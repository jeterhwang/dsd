==> flow/design.v <==
module DFC(clk, reset, datain, cmd, cmd_valid, dataout, output_valid, busy);
input           clk;
input           reset;
input   [7:0]   datain;
input   [1:0]   cmd;
input           cmd_valid;
output  [8:0]   dataout;
output          output_valid;
output          busy;
parameter IDLE      = 3'd0;
parameter LOAD_DATA = 3'd1;
parameter OUT       = 3'd2;
parameter FIFO      = 3'd3;
parameter LIFO      = 3'd4;
reg [1:0] cmd_r;
reg cmd_valid_r;
reg [7:0] datain_r;
reg [8:0] dataout_r [0:3];
reg busy_r, busy_w;
reg output_valid_r, output_valid_w;
reg [7:0] data_buf [0:7];
reg [7:0] nxt_data_buf [0:7];
reg [3:0] idx_r, idx_w;
reg [2:0] state, nxt_state;
reg [8:0] dataOutput;
wire [8:0] dataout_w [0:3];
integer i;
assign dataout 		= dataOutput;
assign busy 		= busy_w;
assign output_valid = output_valid_r;
ALU A1	(.out(dataout_w[0]), .mode(1'b1), .in_a(data_buf[7]), .in_b(data_buf[3]));       
ALU A2  (.out(dataout_w[1]), .mode(1'b1), .in_a(data_buf[6]), .in_b(data_buf[2]));       
ALU A3  (.out(dataout_w[2]), .mode(1'b1), .in_a(data_buf[5]), .in_b(data_buf[1]));       
ALU A4  (.out(dataout_w[3]), .mode(1'b1), .in_a(data_buf[4]), .in_b(data_buf[0]));       
always@(*) begin  
	for(i = 0; i < 8; i = i + 1) begin
		nxt_data_buf[i] = data_buf[i];
	end
	busy_w 			= busy_r;
	output_valid_w 	= output_valid_r;
	idx_w 			= idx_r;
	nxt_state 		= state;
	dataOutput 		= dataout_r[0];
	case (state)
        IDLE: begin
			busy_w 			= 1'b0;
			output_valid_w 	= 1'b0;
			if(cmd_valid_r) begin
				if(cmd_r == 2'b00) begin
					nxt_state 	= LOAD_DATA;
					idx_w		= 4'd0;
				end
				else if(cmd_r == 2'b01) begin
					nxt_state 	= FIFO;
					idx_w		= 4'd0;
					output_valid_w = 1'b1;
				end
				else if(cmd_r == 2'b10) begin
					nxt_state 	= LIFO;
					idx_w		= 4'd3;
					output_valid_w = 1'b1;
				end
				else begin
					nxt_state 	= IDLE;
					idx_w		= 4'd0;
				end
				busy_w 		= 1'b1;
			end
        end
        LOAD_DATA: begin
			nxt_data_buf[0] = datain_r;
			for(i = 1 ; i < 8; i = i + 1)
				nxt_data_buf[i] = data_buf[i - 1];
			idx_w = idx_r + 1;
			if(idx_r == 7) begin
				nxt_state 	= OUT;
			end
        end
		OUT: begin
			busy_w 		= 1'b0;
            if(cmd_valid_r) begin
				nxt_state 	= cmd_r == 2'b01 ? FIFO : LIFO;
				idx_w 		= cmd_r == 2'b01 ? 4'd0 : 4'd3;
				busy_w 		= 1'b1;
				output_valid_w = 1'b1;
			end
        end
        FIFO: begin
			dataOutput 	= dataout_r[idx_r];
			idx_w 		= idx_r + 1;
			if(idx_r == 3) begin
				nxt_state 	= IDLE;
				output_valid_w = 1'b0;
			end
        end
        LIFO: begin
			dataOutput 	= dataout_r[idx_r];
			idx_w 		= idx_r - 1;
			if(idx_r == 0) begin
				nxt_state 	= IDLE;
				output_valid_w = 1'b0;
			end
        end
	endcase
end
always @(posedge clk or posedge reset) begin  
	if (reset) begin
		for(i=0;i<8;i=i+1)
			data_buf[i] <= 8'd0;
		for(i = 0; i < 4; i = i + 1)
			dataout_r[i] <= 9'd0;
		cmd_r 			<= 2'd0;
		cmd_valid_r 	<= 1'b0;
		datain_r		<= 8'd0;
		busy_r 			<= 1'b0;
		output_valid_r 	<= 1'b0;
		idx_r 			<= 4'd0;
		state 			<= IDLE;
	end
	else begin
		for(i=0;i<8;i=i+1)
			data_buf[i] <= nxt_data_buf[i];
		for(i = 0; i < 4; i = i + 1)
			dataout_r[i] <= dataout_w[i];
		cmd_r 			<= cmd;
		cmd_valid_r 	<= cmd_valid;
		datain_r		<= datain;
		busy_r 			<= busy_w;
		output_valid_r 	<= output_valid_w;
		idx_r 			<= idx_w;
		state 			<= nxt_state;
	end
end
endmodule
module ALU ( out , mode , in_a , in_b  );
input mode;
input  [7:0] in_a , in_b;
output [8:0] out;
assign out = mode ? $signed({in_a[7], in_a}) + $signed({in_b[7], in_b}) : 
                    {in_a[7], in_a} + {in_b[7], in_b};
endmodule
== Step by step through the tools: DFC ==
The steps from the RTL of DFC to its reports follow in flow order.
Lines are those of the file above, counted from 1.
Not given: --
Set-up
  design top: DFC
  clock input: clk
  standard-cell library: sky130hd
  corner: tt_025C_1v80

== Elaborated design ==
Counts by Yosys on the flattened word-level netlist (proc, flatten, opt, wreduce). Print and check cells are left out. Cells with the same type and inputs are merged into one.
Bit counts
  flip-flop bits (word level): 120
  bits in latches: 0
  RAM bits: 0
  bits in read-only memories: 0
  word width x clocked read ports: 0
  memories kept: 0
  bits of input ports: 13
  output and inout bits: 11
  word-level cells: 83
Operators by class
  add/subtract/negate cells: 6
  multiply operators: 0
  divide/modulo/power cells: 0
  magnitude comparators: 0
  equality and inequality tests: 16
  shift-type cells: 0
  mux-type cells: 29
  bitwise gates (word level): 0
  reductions and logical operators: 13
Operators with widths (number)
  8-bit by 8-bit adder with 9-bit output: 4
  9-bit parallel mux with 4-bit select: 1
  3-bit 2-to-1 mux: 9
  4-bit parallel mux with 4-bit select: 1
  3-bit parallel mux with 5-bit select: 1
  2-bit inequality test (second input constant): 5
  9-bit 2-to-1 mux: 1
  1-bit 2-to-1 mux: 9
  4-bit nonzero test: 2
  4-bit 2-to-1 mux: 2
  2-bit 2-to-1 mux: 4
  2-bit == test (second input constant): 3
  2-bit OR reduction: 3
  3-bit by 2-bit == test with 1-bit output (second input constant): 2
  6-bit AND reduction: 1
  5-bit nonzero test: 1
  2-bit by 1-bit == test with 1-bit output (second input constant): 2
  2-bit zero test: 2
  4-bit by 1-bit adder with 4-bit output (second input constant): 1
  4-bit by 1-bit subtractor with 4-bit output (second input constant): 1
  4-bit by 2-bit == test with 1-bit output (second input constant): 1
  4-bit by 3-bit == test with 1-bit output (second input constant): 1
  4-bit zero test: 1
  4-bit AND reduction: 1
  1-bit parallel mux with 4-bit select: 1
  3-bit by 1-bit == test with 1-bit output (second input constant): 1
  3-bit == test (second input constant): 1
  3-bit zero test: 1
  3-bit AND reduction: 1

== Logic depth ==
Depth = most cells in a row (Yosys ltp): at word level without a register or memory, in the mapped netlist without a sequential cell, where the memories' decode and read muxes count.
Depth
  word-level depth: 6
  ABC_AREA: 0
  gate-level depth with buffers: 6
  mapped depth without buffers: 6

== Synthesis result ==
The flow's flattened synthesis, as Yosys stat reports it; memories are mapped. The netlist is that of the ABC_AREA named above (0 if unset); the other value can give another one.
Cell types
  sky130_fd_sc_hd__dfrtp_1: number 121, total area 3.03E+03 um^2
  sky130_fd_sc_hd__mux2_2: number 65, total area 731.952 um^2
  sky130_fd_sc_hd__ha_1: number 38, total area 475.456 um^2
  sky130_fd_sc_hd__a21oi_1: number 31, total area 155.149 um^2
  sky130_fd_sc_hd__o21ai_0: number 25, total area 125.12 um^2
  sky130_fd_sc_hd__xnor2_1: number 12, total area 105.101 um^2
  sky130_fd_sc_hd__fa_1: number 5, total area 100.096 um^2
  sky130_fd_sc_hd__mux2i_1: number 10, total area 100.096 um^2
  sky130_fd_sc_hd__xor2_1: number 9, total area 78.826 um^2
  sky130_fd_sc_hd__a211oi_1: number 10, total area 75.072 um^2
  sky130_fd_sc_hd__nand2_1: number 19, total area 71.318 um^2
  sky130_fd_sc_hd__nor2_1: number 19, total area 71.318 um^2
  sky130_fd_sc_hd__a21o_1: number 8, total area 60.058 um^2
  sky130_fd_sc_hd__inv_1: number 14, total area 52.55 um^2
  sky130_fd_sc_hd__buf_2: number 9, total area 45.043 um^2
  sky130_fd_sc_hd__o211ai_1: number 5, total area 37.536 um^2
  sky130_fd_sc_hd__nand3_1: number 7, total area 35.034 um^2
  sky130_fd_sc_hd__o22ai_1: number 5, total area 31.28 um^2
Not listed: further types 27, cells in them 39.
Mapped netlist
  cell count: 451
  mapped area: 0.0057105 mm^2
  flip-flop cells: 122
The figures by module come from a second, unflattened synthesis with its own total; it is not the netlist above.
Unflattened totals
  cells (unflattened synthesis): 455
  area (unflattened synthesis): 0.0058569 mm^2
Rows give one instance, submodules left out.
Modules
  DFC: times used 1, cells 307, area 0.0045856 mm^2
  ALU: times used 4, cells 37, area 0.0003178 mm^2

== Path before layout ==
OpenSTA on the mapped netlist: ideal clock, no wires. The path of least setup slack (recovery checks aside). Input and output delay are each 20% of the period. Register names are those of the netlist, which keeps one name where synthesis merged equal registers.
Path post-synthesis
  kind: register to register
  start: register data_buf[2][0]
  end: register dataout_r[1][6]
  period: 1940 ps
  library setup time: 126 ps
  time at the first pin: 0 ps
  arrival: 1732 ps
  data required time: 1814 ps
  setup slack: 82 ps
  path delay: 1858 ps
  stages on the path: 7
  buffers on the path: 0
  synthesis period reached: 1858 ps
"path delay" is the arrival time less input delay plus setup time.
"stages on the path" counts driving pins, that of a launching flip-flop among them; a cell with two outputs on the path counts twice.
"synthesis period reached" is the clock period less the worst setup slack; recovery checks do not enter. This is arithmetic on one report: input and output delays are still those of the set period (20% each).
Between the ends stands the longest chain of elaborated cells between them, by number of cells; it is not shown to be the way that was timed. Of several equally long chains one is given.
A line is the first line of the expression or statement that the cell stems from. Yosys adds cells for indexed reads and writes and turns some case tables into memories.
On the way, post-synthesis
  cell sequence: sky130_fd_sc_hd__dfrtp_1 sky130_fd_sc_hd__ha_1 sky130_fd_sc_hd__fa_1 sky130_fd_sc_hd__a21o_1 sky130_fd_sc_hd__a31o_2 sky130_fd_sc_hd__a211oi_1 sky130_fd_sc_hd__nor2_1
  length of the longest elaborated chain: 1
  elaborated cells on any way between the ends: 1
Ends and longest elaborated chain, post-synthesis
  start, declared: line 21  | reg [7:0] data_buf [0:7];
  start, assigned: line 109  | data_buf[i] <= 8'd0;
  start, assigned: line 122  | data_buf[i] <= nxt_data_buf[i];
  8-bit by 8-bit adder with 9-bit output: line 140  | {in_a[7], in_a} + {in_b[7], in_b};
  end, assigned: line 111  | dataout_r[i] <= 9'd0;
  end, assigned: line 124  | dataout_r[i] <= dataout_w[i];
  end, declared: line 18  | reg [8:0] dataout_r [0:3];

== Path in the finished layout ==
From the final timing report of run 1: the path of least setup slack in the routed layout; clock arrival at registers is part of the times.
The path's times are printed in steps of 10 ps; the period is the one set.
Path post-layout
  kind: register to output
  start: register idx_r[0]
  end: output dataout[8]
  period: 2120 ps
  output delay: 420 ps
  time at the first pin: 410 ps
  arrival: 1700 ps
  data required time: 1700 ps
  setup slack: -10 ps
  stages on the path: 7
  buffers on the path: 3
Between the ends stands the longest chain of elaborated cells between them, by number of cells; it is not shown to be the way that was timed. Of several equally long chains one is given.
On the way, post-layout
  cell sequence: sky130_fd_sc_hd__dfrtp_2 sky130_fd_sc_hd__buf_6 sky130_fd_sc_hd__o22ai_4 sky130_fd_sc_hd__buf_6 sky130_fd_sc_hd__nand2_1 sky130_fd_sc_hd__o21ai_1 sky130_fd_sc_hd__buf_2
  length of the longest elaborated chain: 3
  elaborated cells on any way between the ends: 6
Ends and longest elaborated chain, post-layout
  start, declared: line 23  | reg [3:0] idx_r, idx_w;
  start, assigned: line 117  | idx_r <= 4'd0;
  start, assigned: line 130  | idx_r <= idx_w;
  2-bit == test: line 89  | dataOutput = dataout_r[idx_r];
  9-bit parallel mux with 4-bit select: line 89
  9-bit 2-to-1 mux: line 44  | case (state)
  end, declared: line 7  | output  [8:0]   dataout;

Ticket comment

2 stored runs of DFC in the flow (synthesis by Yosys, layout by OpenROAD, sky130hd cells), in arbitrary order. Constraints: input delay and output delay 20% of the set period each, output load 0.01 pF.
"time of the worst setup path" is the time allowed to the run's worst setup path (the clock period less input and output delay, where it has them) less its slack. Clock arrival times count: a late capture clock shortens it, a late launch clock lengthens it.
"time of the worst setup path" is known to 10 ps.

==> run 1: settings <==
{ "period_ns": 2.12, "CORE_UTILIZATION": 32, "CAP_MARGIN": 20, "CORE_MARGIN": 2, "SLEW_MARGIN": 20 }
==> run 1: results <==
post-synthesis cell area: 0.0057105 mm^2
die outline area: 0.0189296 mm^2
utilization after layout: 40.6 %
smallest setup slack: -6 ps
total negative slack: -6 ps
time of the worst setup path: 1,700 ps
worst setup path type: register to output

==> run 2: settings <==
{ "period_ns": 2.96, "CORE_UTILIZATION": 17, "CORE_ASPECT_RATIO": 0.67, "TNS_END_PERCENT": 70, "ABC_AREA": 0, "GPL_TIMING_DRIVEN": 1, "GPL_ROUTABILITY_DRIVEN": 0, "SLEW_MARGIN": 30, "MIN_ROUTING_LAYER": "met1", "CAP_MARGIN": 20, "CORE_MARGIN": 2 }
==> run 2: results <==
post-synthesis cell area: 0.0057105 mm^2
die outline area: 0.0351027 mm^2
utilization after layout: 22.0 %
smallest setup slack: 64 ps
total negative slack: 0 ps
time of the worst setup path: 2,300 ps
worst setup path type: register to output
